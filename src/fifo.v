==> flow/design.v <==
`default_nettype none
module fifo #(
	parameter FIFO_WIDTH = 8,
	parameter LOG_FIFO_DEPTH = 4)
	(
	input wire i_clk,
	input wire i_wr,
	input wire i_rd,
	input wire [FIFO_WIDTH - 1:0] i_data,
	output wire o_full,
	output wire o_empty,
	output reg [LOG_FIFO_DEPTH:0] o_entries,
	output reg [FIFO_WIDTH - 1:0] o_data
);
	reg [LOG_FIFO_DEPTH:0] rd_addr, wr_addr;
	wire rd_req, wr_req;
	assign rd_req = i_rd && (!o_empty);
	assign wr_req = i_wr && (!o_full);
	initial
		rd_addr = 0;
	always @(posedge i_clk) begin
		if (rd_req)
			rd_addr <= rd_addr + 1;
	end
	initial
		wr_addr = 0;
	always @(posedge i_clk) begin
		if (wr_req)
			wr_addr <= wr_addr + 1;
	end
	reg [FIFO_WIDTH - 1:0] fifo_mem [(1 << LOG_FIFO_DEPTH) - 1 :0];
	always @(posedge i_clk)
		if (wr_req)
			fifo_mem[wr_addr[LOG_FIFO_DEPTH - 1:0]] <= i_data;
	always @(*)
		o_data = fifo_mem[rd_addr[LOG_FIFO_DEPTH - 1:0]];
	wire [LOG_FIFO_DEPTH:0] entries;
	assign entries = wr_addr - rd_addr;
	always @(*)
		o_entries = entries;
	assign o_full = (entries >= {1'b1, {(LOG_FIFO_DEPTH){1'b0}}});
	assign o_empty = (entries == 0);
endmodule
Tool chain data of fifo. What the tools print for fifo, step after step. Lines are those of the file above, counted from 1. Cell names lack the library's common part. Not given: -

Top module: fifo. Clock: i_clk. Cell library: sky130hd. Timing corner: tt_025C_1v80.

Word level. Counts by Yosys on the flattened word-level netlist (proc, flatten, opt, wreduce; memories kept). Register bits leave out memories and registers merged into their read ports (data or address); mux counts leave out enables and synchronous resets folded into registers. Print and check cells are left out. Cells with the same type and inputs are merged into one. Memory sizes are those after Yosys's memory passes, which may raise the word count (mostly to a power of two), join words into wider ones and drop unused or constant bits.

For bits in registers the number is 10. The figure for bits in writable memories is 128. The figure for memories kept is 1. For output and inout port bits the number is 15.

Under add/subtract/negate cells stands 3. For order comparisons the number is 1. Under mux-type cells stands 3. Under reductions and logical operators stands 5.

Memories: fifo_mem (words 16, bits a word 8, read ports 1, wr ports 1, line 31) `reg [FIFO_WIDTH - 1:0] fifo_mem [(1 << LOG_FIFO_DEPTH) - 1 :0];`.

Operators by type and width (number): 5-bit by 1-bit adder with 5-bit output (second input constant) (2); 8-bit 2-to-1 mux (1); 5-bit subtractor (1); 5-bit >= comparator (second input constant) (1); 5-bit zero test (1); 4-bit 2-to-1 mux (1); 1-bit logical AND (2); 1-bit zero test (2); 1-bit 2-to-1 mux (1).

Logic depth. Yosys ltp: most cells in a row. Word level: on the elaborated netlist, between registers, memories and ports. Mapped: between sequential cells and ports; inverters and the memories' decode and read muxes count.

The entry for depth in word-level cells reads 5. The figure for ABC_AREA is 1. The figure for mapped depth is 10. For depth with buffers taken out the number is 10.

After synthesis. Yosys stat after the flow's synthesis: flattened, memories mapped to cells. It holds for the ABC_AREA given above (unset counts as 0); a run with the other value may have another netlist. The area totals of this step are shown rounded.

Cells in the netlist: 627. Synthesis area: 6280 µm². Flip-flop cells: 138. Under buffer cells stands 27.

Cell types: edfxtp_1 (number 138, total area 4.14E+03 µm²); nand2_1 (number 228, total area 855.821 µm²); nand3_1 (number 76, total area 380.365 µm²); inv_1 (number 89, total area 334.07 µm²); nor2_1 (number 38, total area 142.637 µm²); ha_1 (number 9, total area 112.608 µm²); buf_4 (number 10, total area 75.072 µm²); xor2_1 (number 6, total area 52.55 µm²); buf_2 (number 10, total area 50.048 µm²); o21ai_1 (number 8, total area 40.038 µm²); buf_6 (number 2, total area 22.522 µm²); fa_1 (number 1, total area 20.019 µm²); clkbuf_1 (number 5, total area 18.768 µm²); a21oi_1 (number 2, total area 10.01 µm²); nand3_2 (number 1, total area 10.01 µm²); clkinv_1 (number 2, total area 7.507 µm²); inv_2 (number 2, total area 7.507 µm²).

Path before layout. Source: OpenSTA report_checks on the synthesized netlist (no wires, ideal clock, input and output delay 20% of the period each), path of least setup slack; recovery checks are left aside. Register names are those of the netlist, which keeps one name where synthesis merged equal registers.

Path kind: reg2reg. Start point: reg rd_addr[0]. End point: mem fifo_mem[3][0]. For clock period the number is 2860 ps. For setup time the number is 370 ps. Arrival: 2010 ps. The figure for slack is 480 ps. For delay of the path the number is 2380 ps. For driving pins on the path the number is 9. The figure for path buffers is 1. For period reached after synthesis the number is 2380 ps.

"delay of the path" is the arrival time less input delay plus setup time. "driving pins on the path" counts driving pins, that of a launching flip-flop among them; a cell with two outputs on the path counts twice. "period reached after synthesis" is the clock period less the worst setup slack; recovery checks do not enter. This is arithmetic on one report: input and output delays are still those of the set period (20% each). Between the ends stands the longest chain of elaborated cells between them, by number of cells; it is not shown to be the way that was timed. Of several equally long chains one is given. Each line given opens the expression or statement behind the cell; cells for indexed reads and writes are added by Yosys, which also makes memories of some case tables. The path ends at the enable pin of a flip-flop; only ways to that pin are counted.

Cell sequence: edfxtp_1 -> ha_1 -> fa_1 -> inv_1 -> nand3_1 -> nand3_1 -> nand3_2 -> buf_4 -> nor2_1. For cells in the longest elaborated chain the number is 5. The figure for elaborated cells between the ends (all ways) is 6.

Ends and longest elaborated chain, after synthesis: start, declared (line 15) `reg [LOG_FIFO_DEPTH:0] rd_addr, wr_addr;`; start, assigned (line 23) `rd_addr <= rd_addr + 1;`; 5-bit subtractor (line 38) `assign entries = wr_addr - rd_addr;`; 5-bit >= comparator (line 41) `assign o_full = (entries >= {1'b1, {(LOG_FIFO_DEPTH){1'b0}}});`; 1-bit zero test (line 18) `assign wr_req = i_wr && (!o_full);`; 1-bit logical AND (line 18); 4-bit 2-to-1 mux (line 33) `if (wr_req)`; end, declared (line 31) `reg [FIFO_WIDTH - 1:0] fifo_mem [(1 << LOG_FIFO_DEPTH) - 1 :0];`.

Worst path after layout. Path of least setup slack in the final report of job 1 (OpenROAD, finished layout, wires in). Where an end is a register, its clock arrival counts in the times. The path's times are printed in steps of 10 ps; the period is the one set.

Path kind: reg2out. Start point: reg rd_addr[2]. End point: out o_empty. For clock period the number is 5580 ps. Arrival: 3340 ps. The figure for slack is 1120 ps. For driving pins on the path the number is 8. The figure for path buffers is 1.

Between the ends stands the longest chain of elaborated cells between them, by number of cells; it is not shown to be the way that was timed. Of several equally long chains one is given.

Cell sequence: edfxtp_1 -> clkinv_1 -> ha_1 -> nand3_1 -> nand3_1 -> nand2_1 -> nor2_1 -> clkdlybuf4s50_1. For cells in the longest elaborated chain the number is 2. The figure for elaborated cells between the ends (all ways) is 2.

Ends and longest elaborated chain, post-layout: start, declared (line 15) `reg [LOG_FIFO_DEPTH:0] rd_addr, wr_addr;`; start, assigned (line 23) `rd_addr <= rd_addr + 1;`; 5-bit subtractor (line 38) `assign entries = wr_addr - rd_addr;`; 5-bit zero test (line 42) `assign o_empty = (entries == 0);`; end, declared (line 11) `output wire o_empty,`.

Flow measurements of fifo on sky130hd: 2 stored runs with different settings, listed in no order. Input and output delays are each 20% of the period that was set; the output load is 0.01 pF. "period achieved" = clock period - worst setup slack. The figure is calculated, with input and output delays left at 20% of the set period. "critical path time" means the part of the period allowed to the worst setup path (the constraints hold back 20% at inputs and 20% at outputs) less its slack; where the path has registers, the arrival times of their clocks count too. "critical path time" is known to 10 ps. Measured values are rounded.

Files of job 1:
==> flow/run.sh <==
#!/bin/bash
# the make line also repeats the synthesis and layout settings of config.mk as NAME=value (left out here)
make -C /OpenROAD-flow-scripts/flow DESIGN_CONFIG=/design/flow/config.mk WORK_HOME=/design/flow/orfs CLKGATE_MAP_FILE= finish
==> flow/config.mk <==
export PLATFORM = sky130hd
export DESIGN_NAME = fifo
export DESIGN_NICKNAME = fifo
export VERILOG_FILES = /design/flow/design.v
export SDC_FILE = /design/flow/constraint.sdc
export NUM_CORES = 4
export LEC_CHECK = 0
export ABC_AREA = 1
export CAP_MARGIN = 20
export CELL_PAD_IN_SITES_DETAIL_PLACEMENT = 0
export CORE_ASPECT_RATIO = 0.94
export CORE_MARGIN = 8
export CORE_UTILIZATION = 15
export GPL_ROUTABILITY_DRIVEN = 1
export GPL_TIMING_DRIVEN = 1
export MAX_ROUTING_LAYER = met4
export PLACE_DENSITY = 0.92
export SLEW_MARGIN = 15
==> flow/constraint.sdc <==
create_clock -name core_clock -period 5.58 [get_ports {i_clk}]
set_input_delay 1.1160 -clock core_clock [delete_from_list [all_inputs] [get_ports {i_clk}]]
set_output_delay 1.1160 -clock core_clock [all_outputs]
set_load 0.01 [all_outputs]

Results of job 1. The measured period achieved is 4,456 ps. The measured die footprint is 48,700 µm². The measured post-route setup TNS is 0 ps. The post-route worst hold slack comes to 677 ps. For the std-cell area (final layout) the run shows 7,710 µm². For the worst slack on setup checks the run shows 1,120 ps. The critical path time stands at 3,340 ps. Worst path kind: reg2out. The synthesis area reads 6,280 µm².

Files of job 2:
==> flow/run.sh <==
#!/bin/bash
# the make line also repeats the synthesis and layout settings of config.mk as NAME=value (left out here)
make -C /OpenROAD-flow-scripts/flow DESIGN_CONFIG=/design/flow/config.mk WORK_HOME=/design/flow/orfs CLKGATE_MAP_FILE= finish
==> flow/config.mk <==
export PLATFORM = sky130hd
export DESIGN_NAME = fifo
export DESIGN_NICKNAME = fifo
export VERILOG_FILES = /design/flow/design.v
export SDC_FILE = /design/flow/constraint.sdc
export NUM_CORES = 4
export LEC_CHECK = 0
export CAP_MARGIN = 20
export CELL_PAD_IN_SITES_GLOBAL_PLACEMENT = 3
export CORE_MARGIN = 2
export CORE_UTILIZATION = 31
export CTS_CLUSTER_DIAMETER = 378
export CTS_CLUSTER_SIZE = 46
export GPL_TIMING_DRIVEN = 1
export HOLD_SLACK_MARGIN = 0.3
export MAX_ROUTING_LAYER = met4
export SLEW_MARGIN = 40
==> flow/constraint.sdc <==
create_clock -name core_clock -period 5.58 [get_ports {i_clk}]
set_input_delay 1.1160 -clock core_clock [delete_from_list [all_inputs] [get_ports {i_clk}]]
set_output_delay 1.1160 -clock core_clock [all_outputs]
set_load 0.01 [all_outputs]

Results of job 2. The measured period achieved is 4,308 ps. The measured die footprint is 19,300 µm². The measured post-route setup TNS is 0 ps. The post-route worst hold slack comes to 619 ps. For the std-cell area (final layout) the run shows 6,880 µm². For the worst slack on setup checks the run shows 1,270 ps. The critical path time stands at 3,190 ps. Worst path kind: reg2out. The synthesis area reads 5,630 µm².
