==> flow/design.v <==
`default_nettype none
module sfifo #(
	parameter FIFO_WIDTH = 8,
	parameter LOG_FIFO_DEPTH = 4)
	(
	input wire i_clk,
	input wire i_wr,
	input wire i_rd,
	input wire [FIFO_WIDTH - 1:0] i_data,
	output reg o_full,
	output reg o_empty,
	output reg [LOG_FIFO_DEPTH:0] o_entries,
	output reg [FIFO_WIDTH - 1:0] o_data
);
	reg [LOG_FIFO_DEPTH:0] rd_addr, wr_addr;
	reg [LOG_FIFO_DEPTH:0] rd_addr_final;
	wire rd_req, wr_req;
	assign rd_req = i_rd && (!o_empty);
	assign wr_req = i_wr && (!o_full);
	initial
		rd_addr = 0;
	always @(posedge i_clk) begin
		if (rd_req)
			rd_addr <= rd_addr + 1;
	end
	initial
		wr_addr = 0;
	always @(posedge i_clk) begin
		if (wr_req)
			wr_addr <= wr_addr + 1;
	end
	reg [FIFO_WIDTH - 1:0] fifo_mem [(1 << LOG_FIFO_DEPTH) - 1 :0];
	always @(posedge i_clk)
		if (wr_req)
			fifo_mem[wr_addr[LOG_FIFO_DEPTH - 1:0]] <= i_data;
	wire [LOG_FIFO_DEPTH:0] entries;
	always @(*)
		rd_addr_final = rd_req ? (rd_addr + 1) : rd_addr;
	always @(posedge i_clk)
		if (wr_req && (o_empty || ((o_entries == 1) && rd_req)))
			o_data <= i_data;
		else
			o_data <= fifo_mem[rd_addr_final[LOG_FIFO_DEPTH - 1:0]];
	assign entries = wr_addr - rd_addr;
	initial
		o_entries = 0;
	always @(posedge i_clk) begin
		case ({wr_req, rd_req})
			2'b00 : o_entries <= entries;
			2'b01 : o_entries <= entries - 1;
			2'b10 : o_entries <= entries + 1;
			2'b11 : o_entries <= entries;
		endcase
	end
	initial
		o_full = 0;
	always @(posedge i_clk)
		o_full <= ((entries == {1'b0, {(LOG_FIFO_DEPTH){1'b1}}}) && wr_req && !rd_req) || ((entries >= {1'b1, {(LOG_FIFO_DEPTH){1'b0}}}) && !rd_req);
	initial
		o_empty = 1;
	always @(posedge i_clk)
		o_empty <= ((entries == 1) && rd_req && !wr_req) || ((entries == 0) && !wr_req);
endmodule
From RTL to reports: sfifo
The steps from the RTL of sfifo to its reports follow in flow order.
Lines are those of the file above, counted from 1.
Library cell names are shortened.
{ "setup": {"top_module": "sfifo", "clock": "i_clk", "cell_library": "sky130hd", "pvt_corner": "tt_025C_1v80"} }

After elaboration
Counts by Yosys on the flattened word-level netlist (proc, flatten, opt, wreduce; memories kept). Register bits leave out memories and registers merged into their read ports (data or address); mux counts leave out enables and synchronous resets folded into registers. Print and check cells are left out. Cells with the same type and inputs are merged into one.
Yosys's memory passes give these memory sizes; they may raise the number of words (mostly to a power of two), join words into wider ones and drop unused or constant bits.
{ "word_totals": {"ff_bits": 25, "ramBits": 128, "mem_bits_ro": 0, "clocked_rd_ports_x_width": 0, "latch_bits": 0, "n_memories": 1, "input_bits": 11, "wordCells": 45} }
{ "op_classes": {"n_mul": 0, "n_cmp": 1, "n_addsub": 5, "bitwise": 0, "mux": 6, "n_eq": 6, "div": 0, "shifts": 0, "n_reduce_logical": 20} }
{ "memory_table": {"columns": ["memory", "words", "word_bits", "read_ports", "wr", "line_no", "text"], "rows": [
  ["fifo_mem", 16, 8, 1, 1, 32, "reg [FIFO_WIDTH - 1:0] fifo_mem [(1 << LOG_FIFO_DEPTH) - 1 :0];"]
]} }
{ "ops": {"columns": ["op", "count"], "rows": [
  ["8-bit 2-to-1 mux", 2],
  ["5-bit by 1-bit adder with 5-bit output (second input constant)", 3],
  ["5-bit case mux with 3-bit select", 1],
  ["1-bit logical AND", 10],
  ["5-bit by 1-bit equality test with 1-bit output (second input constant)", 2],
  ["4-bit 2-to-1 mux", 2],
  ["5-bit by 1-bit subtractor with 5-bit output (second input constant)", 1],
  ["5-bit by 4-bit equality test with 1-bit output (second input constant)", 1],
  ["5-bit subtractor", 1],
  ["5-bit greater-or-equal comparator (second input constant)", 1],
  ["5-bit logical NOT", 1],
  ["1-bit logical NOT", 4],
  ["2-bit equality test (second input constant)", 2],
  ["1-bit logical OR", 3],
  ["2-bit by 1-bit equality test with 1-bit output (second input constant)", 1],
  ["2-bit logical NOT", 1],
  ["2-bit OR reduction", 1],
  ["1-bit 2-to-1 mux", 1]
]} }

Logic depth
Yosys ltp: most cells in a row. Word level: on the elaborated netlist, between registers, memories and ports. Mapped: between sequential cells and ports; inverters and the memories' decode and read muxes count.
{ "logic_depth": {"ltp_word": 6, "abc_area": 0, "ltp_mapped": 13} }

After synthesis
The flow's flattened synthesis, as Yosys stat reports it; memories are mapped. The netlist is that of the ABC_AREA named above (0 if unset); the other value can give another one.
The area totals of this step are shown rounded.
{ "types": {"columns": ["cell_type", "count"], "rows": [
  ["edfxtp_1", 138],
  ["mux2i_1", 51],
  ["mux2_2", 31],
  ["dfxtp_1", 15],
  ["ha_1", 16],
  ["mux4_2", 7],
  ["a221oi_1", 17],
  ["a2111oi_0", 15],
  ["a211oi_1", 17],
  ["o22ai_1", 20],
  ["xnor2_1", 13],
  ["nor2_1", 29],
  ["nor2b_1", 17],
  ["a21oi_1", 20],
  ["and2_1", 16],
  ["nand2_1", 22],
  ["nand3_1", 16],
  ["buf_2", 14]
]} }
Other cell types: 37; their cells: 94.
{ "synth_totals": {"flip_flops": 153, "seq_area_um2": 4440, "n_buf": 32, "yosys_area_um2": 7650, "mapped_cells": 568} }

Worst setup path after synthesis
OpenSTA on the mapped netlist: ideal clock, no wires. The path of least setup slack (recovery checks aside). Input and output delay are each 20% of the period. Register names are those of the netlist, which keeps one name where synthesis merged equal registers.
{ "synth_path": {"kind": "flip-flop to flip-flop", "startpoint": "register wr_addr[0]", "endpoint": "register o_entries[4]", "t_arrival_ns": 2.358, "n_path_buf": 0, "slack_ns": -0.190, "period_ns": 2.3, "delay_ns": 2.490, "path_stages": 14, "synth_period_reached_ns": 2.49} }
"delay_ns" is the arrival time less input delay plus setup time.
"path_stages" counts driving pins, that of a launching flip-flop among them; a cell with two outputs on the path counts twice.
"synth_period_reached_ns" = period - worst setup slack (recovery checks aside). The figure is calculated, with input and output delays left at 20% of the set period.
Between the ends stands the longest chain of elaborated cells between them, by number of cells; it is not shown to be the way that was timed. Of several equally long chains one is given.
Each line given opens the expression or statement behind the cell; cells for indexed reads and writes are added by Yosys, which also makes memories of some case tables.
At most two assigning lines are given for a register; there are more.
{ "synth_via": {"cell_sequence": "edfxtp_1 -> inv_1 -> ha_1 -> inv_1 -> fa_1 -> nand2_1 -> nand2b_1 -> a21oi_1 -> xnor2_1 -> inv_1 -> ha_1 -> inv_1 -> a221oi_1 -> a21oi_1", "elab_chain_cells": 3, "cone_cells": 4, "cone_lines": 4, "cone_classes": "add/sub (3); mux (1)"} }
{ "synth_lines": {"columns": ["element", "line_no", "text"], "rows": [
  ["start, declared", 15, "reg [LOG_FIFO_DEPTH:0] rd_addr, wr_addr;"],
  ["start, assigned", 30, "wr_addr <= wr_addr + 1;"],
  ["5-bit subtractor", 44, "assign entries = wr_addr - rd_addr;"],
  ["5-bit by 1-bit adder with 5-bit output", 51, "2'b10 : o_entries <= entries + 1;"],
  ["5-bit case mux with 3-bit select", 48, "case ({wr_req, rd_req})"],
  ["end, assigned", 49, "2'b00 : o_entries <= entries;"],
  ["end, assigned", 50, "2'b01 : o_entries <= entries - 1;"],
  ["end, declared", 12, "output reg [LOG_FIFO_DEPTH:0] o_entries,"]
]} }

Worst path after layout
From the final timing report of entry A: the path of least setup slack in the routed layout; clock arrival at registers is part of the times.
{ "layout_path": {"kind": "flip-flop to flip-flop", "startpoint": "register rd_addr[0]", "endpoint": "register o_entries[4]", "period_ns": 2.3, "path_stages": 11, "slack_ns": -0.08, "n_path_buf": 1, "t_arrival_ns": 2.69} }
Between the ends stands the longest chain of elaborated cells between them, by number of cells; it is not shown to be the way that was timed. Of several equally long chains one is given.
At most two assigning lines are given for a register; there are more.
{ "layout_via": {"cell_sequence": "edfxtp_1 -> buf_4 -> ha_4 -> inv_2 -> fa_2 -> ha_1 -> and3_1 -> ha_1 -> inv_1 -> a221oi_2 -> a21oi_1", "elab_chain_cells": 3, "cone_cells": 4, "cone_lines": 4, "cone_classes": "add/sub (3); mux (1)"} }
{ "layout_lines": {"columns": ["element", "line_no", "text"], "rows": [
  ["start, declared", 15, "reg [LOG_FIFO_DEPTH:0] rd_addr, wr_addr;"],
  ["start, assigned", 24, "rd_addr <= rd_addr + 1;"],
  ["5-bit subtractor", 44, "assign entries = wr_addr - rd_addr;"],
  ["5-bit by 1-bit adder with 5-bit output", 51, "2'b10 : o_entries <= entries + 1;"],
  ["5-bit case mux with 3-bit select", 48, "case ({wr_req, rd_req})"],
  ["end, assigned", 49, "2'b00 : o_entries <= entries;"],
  ["end, assigned", 50, "2'b01 : o_entries <= entries - 1;"],
  ["end, declared", 12, "output reg [LOG_FIFO_DEPTH:0] o_entries,"]
]} }

Hand-over note for sfifo

Measured results for sfifo: 2 stored runs of the Yosys and OpenROAD flow on sky130hd. The settings differ; the order carries no meaning. The constraints put input and output delay at 20% of the set period each and load the outputs with 0.01 pF.
"achieved_period_ns" is the run's clock period less its worst setup slack. It is reckoned from that one timing run; input and output delays stay at 20% of the period that was set.
"worstPathTime_ns": the worst setup path's part of the clock period (all of it between registers, 20% less for each end at a port) less its slack. A launch clock that arrives late makes it longer, a capture clock that arrives late makes it shorter.
"power_total_uw": no workload was simulated; the value follows from the tool's default switching activity.
Values from the reports are rounded here.
[
  {
    "run": "entry A",
    "settings": { "period_ns": 2.3, "CORE_UTILIZATION": 41, "PLACE_DENSITY_LB_ADDON": 0.18, "CORE_ASPECT_RATIO": 1.67, "CELL_PAD_IN_SITES_GLOBAL_PLACEMENT": 3, "ABC_AREA": 0, "GPL_ROUTABILITY_DRIVEN": 1, "CTS_CLUSTER_SIZE": 57, "SLEW_MARGIN": 0, "MAX_ROUTING_LAYER": "met5", "CAP_MARGIN": 20, "CORE_MARGIN": 2 },
    "results": { "finish.utilization_pct": 56.9, "die_um2": 19800, "power_total_uw": 12700, "worstPathTime_ns": 2.38, "critical_path_type": "flip-flop to flip-flop", "finalCellArea_um2": 10400, "fin_tns_ns": -0.215, "yosys.chip_area_um2": 7650, "ws_hold_ns": 0.614, "achieved_period_ns": 2.383, "timing.setup.ws_ns": -0.083 }
  },
  {
    "run": "entry B",
    "settings": { "period_ns": 2.86, "CORE_UTILIZATION": 49, "PLACE_DENSITY": 0.9, "CORE_ASPECT_RATIO": 0.62, "CELL_PAD_IN_SITES_GLOBAL_PLACEMENT": 2, "ABC_AREA": 1, "GPL_TIMING_DRIVEN": 0, "GPL_ROUTABILITY_DRIVEN": 0, "CTS_CLUSTER_DIAMETER": 375, "MIN_ROUTING_LAYER": "met1", "MAX_ROUTING_LAYER": "met4", "CAP_MARGIN": 20, "CORE_MARGIN": 2, "SLEW_MARGIN": 20 },
    "results": { "die_um2": 15600, "worstPathTime_ns": 2.02, "critical_path_type": "input port to flip-flop", "achieved_period_ns": 2.587, "timing.setup.ws_ns": 0.273, "fin_tns_ns": 0.000, "ws_hold_ns": 0.615, "finalCellArea_um2": 8310, "finish.utilization_pct": 58.6, "yosys.chip_area_um2": 7170, "power_total_uw": 8420 }
  }
]

End of note.
