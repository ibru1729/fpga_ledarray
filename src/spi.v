==> flow/design.v <==
`default_nettype none
module spi #(
	parameter DATA_WIDTH = 16,
	parameter [19:0] CLK_DIV = 10
	)(
	input wire i_clk,
	input wire i_rst,
	input wire [DATA_WIDTH-1:0] i_data,
	input wire i_wr,
	output reg o_busy,
	output wire o_spi_clk,
	output wire o_spi_data,
	output wire o_spi_load
);
	localparam DELAY = 5;  
	reg [DATA_WIDTH - 1:0] data_reg;
	reg [5:0] bit_count = DATA_WIDTH;
	reg tx_status = 1;
	wire wr_req = i_wr && !o_busy;
	wire spi_clk_negedge;
	initial begin
		bit_count = DATA_WIDTH;
		o_busy = 1;
	end
	always @(posedge i_clk) begin
		if (i_rst) begin  
			bit_count <= DATA_WIDTH;
			tx_status <= 1;
			o_busy <= 1;
		end
		else if (bit_count >= DATA_WIDTH + DELAY) begin  
			tx_status <= 1;
			o_busy <= 0;
			bit_count <= DATA_WIDTH + DELAY;
			if (wr_req) begin
				bit_count <= 0;
				tx_status <= 0;
				o_busy <= 1;
			end
		end
		else if (bit_count >= DATA_WIDTH) begin  
			tx_status <= 1;
			o_busy <= 1;
			bit_count <= bit_count + 1;
		end
		else if (spi_clk_negedge) begin
			tx_status <= 0;	
			bit_count <= bit_count + 1;
		end
	end
	initial
		data_reg = 0;
	always @(posedge i_clk) begin
		if (wr_req == 1'b1)
			data_reg <= i_data;
		else if (spi_clk_negedge)
			data_reg <= {data_reg[DATA_WIDTH - 2:0], 1'b0};
	end
	reg div_clk = 0;
	reg [19:0] clk_counter;
	always @(posedge i_clk) begin
		if (tx_status == 1 || i_rst)
			div_clk <= 0;
		else if (clk_counter >= CLK_DIV / 2 - 1)
			div_clk <= ~div_clk;
	end
	initial
		clk_counter = 0;
	always @(posedge i_clk) begin
		if ((clk_counter >= CLK_DIV/2 - 1) || (tx_status == 1'b1))
			clk_counter <= 0;
		else
			clk_counter <= clk_counter + 1;
	end
	assign spi_clk_negedge = div_clk && (clk_counter >= CLK_DIV/2 - 1) && !tx_status;
	assign o_spi_clk = div_clk;
	assign o_spi_data = data_reg[DATA_WIDTH - 1];
	assign o_spi_load = tx_status;
endmodule
## Tool chain data of spi

What the tools print for spi, step after step.
Lines are those of the file above, counted from 1.
Cell names lack the library's common part.
The mark - stands for no value.

| design | value |
|---|---|
| top | spi |
| clock input | i_clk |
| standard-cell library | sky130hd |
| library corner | tt_025C_1v80 |

## Word-level counts

Yosys after proc, flatten, opt, wreduce and memory -nomap, before mapping. Memory bits, and registers merged into a memory's read port (data or address), are not among the register bits. Print and check cells are not counted. Equal cells are merged and count once.

| bit counts | value |
|---|---|
| register bits | 45 |
| bits in latches | 0 |
| memory bits (writable) | 0 |
| memory bits (read-only) | 0 |
| clocked read ports x word width | 0 |
| memory cells | 0 |
| input bits | 19 |
| elaborated cells | 35 |

| cells by class | value |
|---|---|
| $add $sub $neg | 2 |
| $mul | 0 |
| divide/modulo/power cells | 0 |
| order comparisons | 3 |
| eq/ne operators | 0 |
| shift-type cells | 0 |
| multiplexer cells | 13 |
| bitwise operators | 1 |
| reduce/logical cells | 10 |

Operator list:

| operator | count |
|---|---|
| 16-bit two-way mux | 2 |
| 20-bit by 1-bit adder with 20-bit output (second input constant) | 1 |
| 20-bit by 3-bit greater-or-equal comparator with 1-bit output (second input constant) | 1 |
| 6-bit two-way mux | 3 |
| 6-bit by 5-bit greater-or-equal comparator with 1-bit output (second input constant) | 2 |
| 1-bit two-way mux | 7 |
| 6-bit by 1-bit adder with 6-bit output (second input constant) | 1 |
| 5-bit two-way mux | 1 |
| 2-bit nonzero test | 2 |
| 1-bit logical AND | 3 |
| 3-bit nonzero test | 1 |
| 1-bit logical OR | 2 |
| 1-bit logical NOT | 2 |
| 1-bit NOT | 1 |

## Logic depth

Yosys ltp: most cells in a row. Word level: on the elaborated netlist, between registers, memories and ports. Mapped: between sequential cells and ports; inverters and the memories' decode and read muxes count.

| logic depth | value |
|---|---|
| word-level depth | 6 |
| ABC_AREA | 0 |
| mapped depth | 7 |

## Netlist

The flow's flattened synthesis, as Yosys stat reports it; memories are mapped. The netlist is that of the ABC_AREA named above (0 if unset); the other value can give another one.
The area totals of this step are shown rounded.

Cell types:

| cell type | count | total area (um2) |
|---|---|---|
| dfxtp_1 | 29 | 580.557 |
| edfxtp_1 | 16 | 480.461 |
| mux2_2 | 15 | 168.912 |
| ha_1 | 5 | 62.56 |
| nand2_1 | 6 | 22.522 |
| nor2_1 | 6 | 22.522 |
| nor4_4 | 1 | 21.27 |
| o31ai_4 | 1 | 21.27 |
| a21oi_1 | 4 | 20.019 |
| inv_1 | 5 | 18.768 |
| nor2b_1 | 3 | 18.768 |
| a21o_4 | 1 | 15.014 |
| nor3_1 | 3 | 15.014 |
| o21ai_1 | 3 | 15.014 |
| o21bai_1 | 2 | 15.014 |
| a211oi_2 | 1 | 12.512 |
| nor4_1 | 2 | 12.512 |
| nor4_2 | 1 | 12.512 |

Not listed: further types 19, cells in them 21.

| synthesis totals | value |
|---|---|
| mapped cells | 125 |
| mapped area | 1680 um2 |
| flip-flops | 45 |
| buffer cells | 4 |

## Worst setup path after synthesis

Source: OpenSTA report_checks on the synthesized netlist (no wires, ideal clock, input and output delay 20% of the period each), path of least setup slack; recovery checks are left aside. Register names are those of the netlist, which keeps one name where synthesis merged equal registers.

| timing after synthesis | value |
|---|---|
| path kind | input port to flip-flop |
| start point | in i_wr |
| end point | reg data_reg[0] |
| period | 2.02 ns |
| library setup time | 0.392 ns |
| time at the first pin | 0.404 ns |
| arrival time | 1.397 ns |
| required time | 1.628 ns |
| path slack | 0.230 ns |
| delay of the path | 1.385 ns |
| stages | 4 |
| buffers on the path | 2 |
| period reached after synthesis | 1.79 ns |

"delay of the path" is the arrival time less input delay plus setup time.
"stages": output pins that drive a net of the path, with the launching flip-flop's if there is one; two outputs of one cell count as two.
"period reached after synthesis" is the clock period less the worst setup slack; recovery checks do not enter. This is arithmetic on one report: input and output delays are still those of the set period (20% each).
The rows between start and end are the longest chain of elaborated cells between them; the timing report does not say that the signal goes this way. Where chains are equally long, one stands for them.
Each line given opens the expression or statement behind the cell; cells for indexed reads and writes are added by Yosys, which also makes memories of some case tables.
The path ends at the enable pin of a flip-flop; only ways to that pin are counted.

| on the way, after synthesis | value |
|---|---|
| cell sequence | nor2b_1 -> buf_2 -> buf_2 -> o21bai_1 |
| cells in the longest elaborated chain | 2 |
| elaborated cells between the ends (all ways) | 2 |
| source lines of those cells | 1 |
| those cells by class | reduce/logical: 2 |

Ends and longest elaborated chain, after synthesis:

| element | RTL line | text |
|---|---|---|
| start: declaration | 9 | `input wire i_wr,` |
| 1-bit logical AND | 19 | `wire wr_req = i_wr && !o_busy;` |
| 2-bit nonzero test | - |  |
| end: assignment | 55 | `data_reg <= i_data;` |
| end: assignment | 57 | `data_reg <= {data_reg[DATA_WIDTH - 2:0], 1'b0};` |
| end: declaration | 16 | `reg [DATA_WIDTH - 1:0] data_reg;` |

Top module spi; platform sky130hd; tools Yosys and OpenROAD; 2 stored runs in no particular order. Input and output delays are each 20% of the period that was set; the output load is 0.01 pF.

#### Job 1

| setting | value |
|---|---|
| period_ns | `1.56` |
| CORE_UTILIZATION | `60` |
| SETUP_SLACK_MARGIN | `-0.01` |
| PLACE_DENSITY_LB_ADDON | `0.06` |
| CORE_ASPECT_RATIO | `0.52` |
| CORE_MARGIN | `2` |
| CELL_PAD_IN_SITES_GLOBAL_PLACEMENT | `3` |
| CELL_PAD_IN_SITES_DETAIL_PLACEMENT | `2` |
| TNS_END_PERCENT | `75` |
| CAP_MARGIN | `25` |
| MAX_ROUTING_LAYER | `met4` |
| SLEW_MARGIN | `20` |

No results, placement failed with FLW-0024.

#### Job 2

| setting | value |
|---|---|
| period_ns | `1.32` |
| CORE_UTILIZATION | `53` |
| SETUP_SLACK_MARGIN | `0.15` |
| PLACE_DENSITY | `0.84` |
| CORE_ASPECT_RATIO | `0.69` |
| CELL_PAD_IN_SITES_DETAIL_PLACEMENT | `2` |
| ABC_AREA | `0` |
| GPL_TIMING_DRIVEN | `0` |
| GPL_ROUTABILITY_DRIVEN | `0` |
| CTS_CLUSTER_SIZE | `36` |
| CTS_CLUSTER_DIAMETER | `382` |
| CAP_MARGIN | `40` |
| SLEW_MARGIN | `0` |
| MIN_ROUTING_LAYER | `met2` |
| MAX_ROUTING_LAYER | `met4` |
| CORE_MARGIN | `2` |

No results, placement failed with DPL-0033.
